==> flow/design.v <==
module pwm #(parameter WIDTH = 32)
(
  input               clk,
  input             rst_n,
  input                en,
  input [WIDTH-1:0] cycle,	 
  input [WIDTH-1:0]  duty,	 
  output          pwm_out
);
  reg [WIDTH-1:0] cnt;
  always @(posedge clk or negedge rst_n)
    begin
        if(!rst_n) begin
            cnt <= 1'b1;
        end
        else if(cnt >= cycle) begin
            cnt <= 1'b1;
        end
        else begin
            cnt <= cnt + 1'b1;
        end
    end
  reg pwm_out_r;
  always @(posedge clk or negedge rst_n)
    begin
        if(!rst_n) begin
            pwm_out_r <= 1'b1;
        end
        else if(cnt < duty) begin
            pwm_out_r <= 1'b1;
        end
        else begin
            pwm_out_r <= 1'b0;
        end
    end
  assign pwm_out = en ? pwm_out_r : 1'bz;
endmodule
Step by step through the tools: pwm
What the tools print for pwm, step after step.
Line numbers count from 1 in the design file above.
Operators: Yosys type, input widths -> output width; for muxes data width and select width s.
Library cell names are shortened.
Not given: -

inputs
  top module = pwm
  clock input = clk
  cell library = sky130hd
  library corner = tt_025C_1v80

Word level
Counts by Yosys on the flattened word-level netlist (proc, flatten, opt, wreduce; memories kept). Register bits leave out memories and registers merged into their read ports (data or address); mux counts leave out enables and synchronous resets folded into registers. Print and check cells are left out. Cells with the same type and inputs are merged into one.

word-level totals
  word width x clocked read ports = 0
  latch bits = 0
  elaborated cells = 8
  bits of input ports = 67
  bits in registers = 33
  memories = 0
  memory bits (read-only) = 0
  output and inout port bits = 1
  bits in writable memories = 0

operators by class
  $lt $le $gt $ge = 2
  shift-type cells = 0
  bitwise logic cells = 0
  reduce/logical cells = 0
  add/subtract/negate cells = 1
  divide/modulo/power cells = 0
  multiply operators = 0
  multiplexer cells = 3
  eq/ne operators = 0

operator list
  kind                   count
  $add 32x1->32 const B  1
  $ge 32x32->1           1
  $lt 32x32->1           1
  $mux 32                1
  $mux 1                 2

Depth
Longest topological path by Yosys (ltp), each cell counted once; first at word level (registers and memories cut), then after technology mapping (sequential cells cut; the memories' decode and read muxes count).

logic depth
  word-level depth = 2
  ABC_AREA = 0
  gate-level depth with buffers = 9

Synthesis result
Source: synth_stat.txt of the flow (Yosys; design flattened, memories mapped). It holds for the ABC_AREA given above (unset counts as 0); a run with the other value may have another netlist.

cell types
  cell type  count
  ha_1       64
  dfrtp_1    31
  inv_1      66
  xor2_1     23
  nor2_2     30
  a21oi_1    20
  a21o_1     13
  nand4_1    14
  nand3_1    17
  nand2_1    21
  xnor2_1    7
  a2111oi_4  2
  dfstp_2    2
  and3_1     7
  and4_1     4
  buf_6      3
  nor2_1     9
  o21ai_0    5

Not listed: further types 23, cells in them 28.

mapped netlist
  buffer cells = 5
  cell area after synthesis = 3,239.4 um^2
  mapped cells = 366
  mapped flip-flops = 33

Path before layout
OpenSTA on the mapped netlist: ideal clock, no wires. The path of least setup slack (recovery checks aside). Input and output delay are each 20% of the period. Register names are those of the netlist, which keeps one name where synthesis merged equal registers.

path post-synthesis
  path kind = register to register
  start point = register cnt[0]
  end point = register cnt[11]
  buffers on the path = 1
  library setup time = 69 ps
  delay of the path = 2,240 ps
  arrival time = 2,171 ps
  stages on the path = 10
  required time = 2,321 ps
  clock period = 2,390 ps
  path slack = 150 ps
  synthesis period reached = 2,240 ps

"delay of the path" = arrival - input delay + setup time.
"stages on the path": output pins that drive a net of the path, with the launching flip-flop's if there is one; two outputs of one cell count as two.
"synthesis period reached" is the clock period less the worst setup slack; recovery checks do not enter. This is arithmetic on one report: input and output delays are still those of the set period (20% each).
The rows between start and end are the longest chain of elaborated cells between them; the timing report does not say that the signal goes this way. Where chains are equally long, one stands for them.
Each line given opens the expression or statement behind the cell; cells for indexed reads and writes are added by Yosys, which also makes memories of some case tables.
A register here has more assigning lines than the two given.

on the way, post-synthesis
  cells stage by stage = dfstp_2 -> inv_1 -> ha_1 -> nand2b_4 -> a2111oi_4 -> o311ai_1 -> o31ai_1 -> nand2_2 -> buf_6 -> nor2_2
  cells in the longest elaborated chain = 2

RTL lines, path post-synthesis
  what                RTL line  text
  start: declaration  10        reg [WIDTH-1:0] cnt;
  start: assignment   14        cnt <= 1'b1;
  start: assignment   20        cnt <= cnt + 1'b1;
  $add 32x1->32       20
  $mux 32             16        else if(cnt >= cycle) begin
  end: assignment     17        cnt <= 1'b1;
  end: assignment     20
  end: declaration    10

Path in the finished layout
From the final timing report of record 1: the path of least setup slack in the routed layout; clock arrival at registers is part of the times.
The path's times are printed in steps of 10 ps; the period is the one set.

path after layout
  path kind = input to register
  start point = input port cycle[9]
  end point = register cnt[11]
  required time = 3,160 ps
  clock period = 2,990 ps
  stages on the path = 10
  path slack = 70 ps
  buffers on the path = 2
  library setup time = 110 ps
  arrival time = 3,100 ps

The rows between start and end are the longest chain of elaborated cells between them; the timing report does not say that the signal goes this way. Where chains are equally long, one stands for them.
A register here has more assigning lines than the two given.

on the way, after layout
  cells stage by stage = clkdlybuf4s50_1 -> inv_1 -> ha_1 -> nand4_1 -> or4_1 -> o311ai_2 -> o31ai_2 -> nand2_2 -> buf_12 -> nor2_2
  cells in the longest elaborated chain = 2

RTL lines, path after layout
  what                RTL line  text
  start: declaration  6         input [WIDTH-1:0] cycle,
  $ge 32x32->1        16        else if(cnt >= cycle) begin
  $mux 32             16
  end: assignment     17        cnt <= 1'b1;
  end: assignment     20        cnt <= cnt + 1'b1;
  end: declaration    10        reg [WIDTH-1:0] cnt;

==> runs of pwm <==
2 stored runs of pwm in the flow (synthesis by Yosys, layout by OpenROAD, sky130hd cells), in arbitrary order. Constraints: input delay and output delay 20% of the set period each, output load 0.01 pF.
"achieved clock period" means the clock period less the worst setup slack. The figure is calculated, with input and output delays left at 20% of the set period.
"worst setup path time" is the time allowed to the run's worst setup path (the clock period less input and output delay, where it has them) less its slack. Clock arrival times count: a late capture clock shortens it, a late launch clock lengthens it.
By "power" is meant OpenSTA's value without simulated activity: inputs other than the clock are taken to toggle once in ten clock periods, and the tool carries that through the logic.
"worst setup path time" is given in steps of 10 ps.

Record 1
==> flow/run.sh <==
#!/bin/bash
# the make line also repeats the synthesis and layout settings of config.mk as NAME=value (left out here)
make -C /OpenROAD-flow-scripts/flow DESIGN_CONFIG=/design/flow/config.mk WORK_HOME=/design/flow/orfs CLKGATE_MAP_FILE= finish
==> flow/config.mk <==
export PLATFORM = sky130hd
export DESIGN_NAME = pwm
export DESIGN_NICKNAME = pwm
export VERILOG_FILES = /design/flow/design.v
export SDC_FILE = /design/flow/constraint.sdc
export NUM_CORES = 4
export LEC_CHECK = 0
export CAP_MARGIN = 20
export CELL_PAD_IN_SITES_DETAIL_PLACEMENT = 1
export CORE_MARGIN = 5
export CORE_UTILIZATION = 50
export CTS_CLUSTER_DIAMETER = 245
export CTS_CLUSTER_SIZE = 63
export MAX_ROUTING_LAYER = met4
export PLACE_DENSITY = 0.91
export SLEW_MARGIN = 20
==> flow/constraint.sdc <==
create_clock -name core_clock -period 2.99 [get_ports {clk}]
set_input_delay 0.5980 -clock core_clock [delete_from_list [all_inputs] [get_ports {clk}]]
set_output_delay 0.5980 -clock core_clock [all_outputs]
set_load 0.01 [all_outputs]

==> results of record 1 <==
chip area after synthesis (Yosys): 3,239.4 um^2
die area: 8,188.4 um^2
standard-cell area of the final layout: 4,141.5 um^2
utilization: 65.6 %
worst setup slack after layout: 66 ps
total negative slack: 0 ps
power: 2.076 mW
achieved clock period: 2,924 ps
worst setup path time: 2,330 ps
worst setup path kind: input to register

Record 2
==> flow/run.sh <==
#!/bin/bash
# the make line also repeats the synthesis and layout settings of config.mk as NAME=value (left out here)
make -C /OpenROAD-flow-scripts/flow DESIGN_CONFIG=/design/flow/config.mk WORK_HOME=/design/flow/orfs CLKGATE_MAP_FILE= finish
==> flow/config.mk <==
export PLATFORM = sky130hd
export DESIGN_NAME = pwm
export DESIGN_NICKNAME = pwm
export VERILOG_FILES = /design/flow/design.v
export SDC_FILE = /design/flow/constraint.sdc
export NUM_CORES = 4
export LEC_CHECK = 0
export ABC_AREA = 0
export CAP_MARGIN = 20
export CELL_PAD_IN_SITES_DETAIL_PLACEMENT = 0
export CELL_PAD_IN_SITES_GLOBAL_PLACEMENT = 2
export CORE_MARGIN = 2
export CORE_UTILIZATION = 45
export GPL_ROUTABILITY_DRIVEN = 1
export GPL_TIMING_DRIVEN = 0
export PLACE_DENSITY = 0.6
export SLEW_MARGIN = 20
==> flow/constraint.sdc <==
create_clock -name core_clock -period 2.6 [get_ports {clk}]
set_input_delay 0.5200 -clock core_clock [delete_from_list [all_inputs] [get_ports {clk}]]
set_output_delay 0.5200 -clock core_clock [all_outputs]
set_load 0.01 [all_outputs]

==> results of record 2 <==
chip area after synthesis (Yosys): 3,239.4 um^2
die area: 7,893.4 um^2
standard-cell area of the final layout: 4,405.5 um^2
utilization: 64.1 %
worst setup slack after layout: -1 ps
total negative slack: -1 ps
power: 2.328 mW
achieved clock period: 2,601 ps
worst setup path time: 2,080 ps
worst setup path kind: input to register
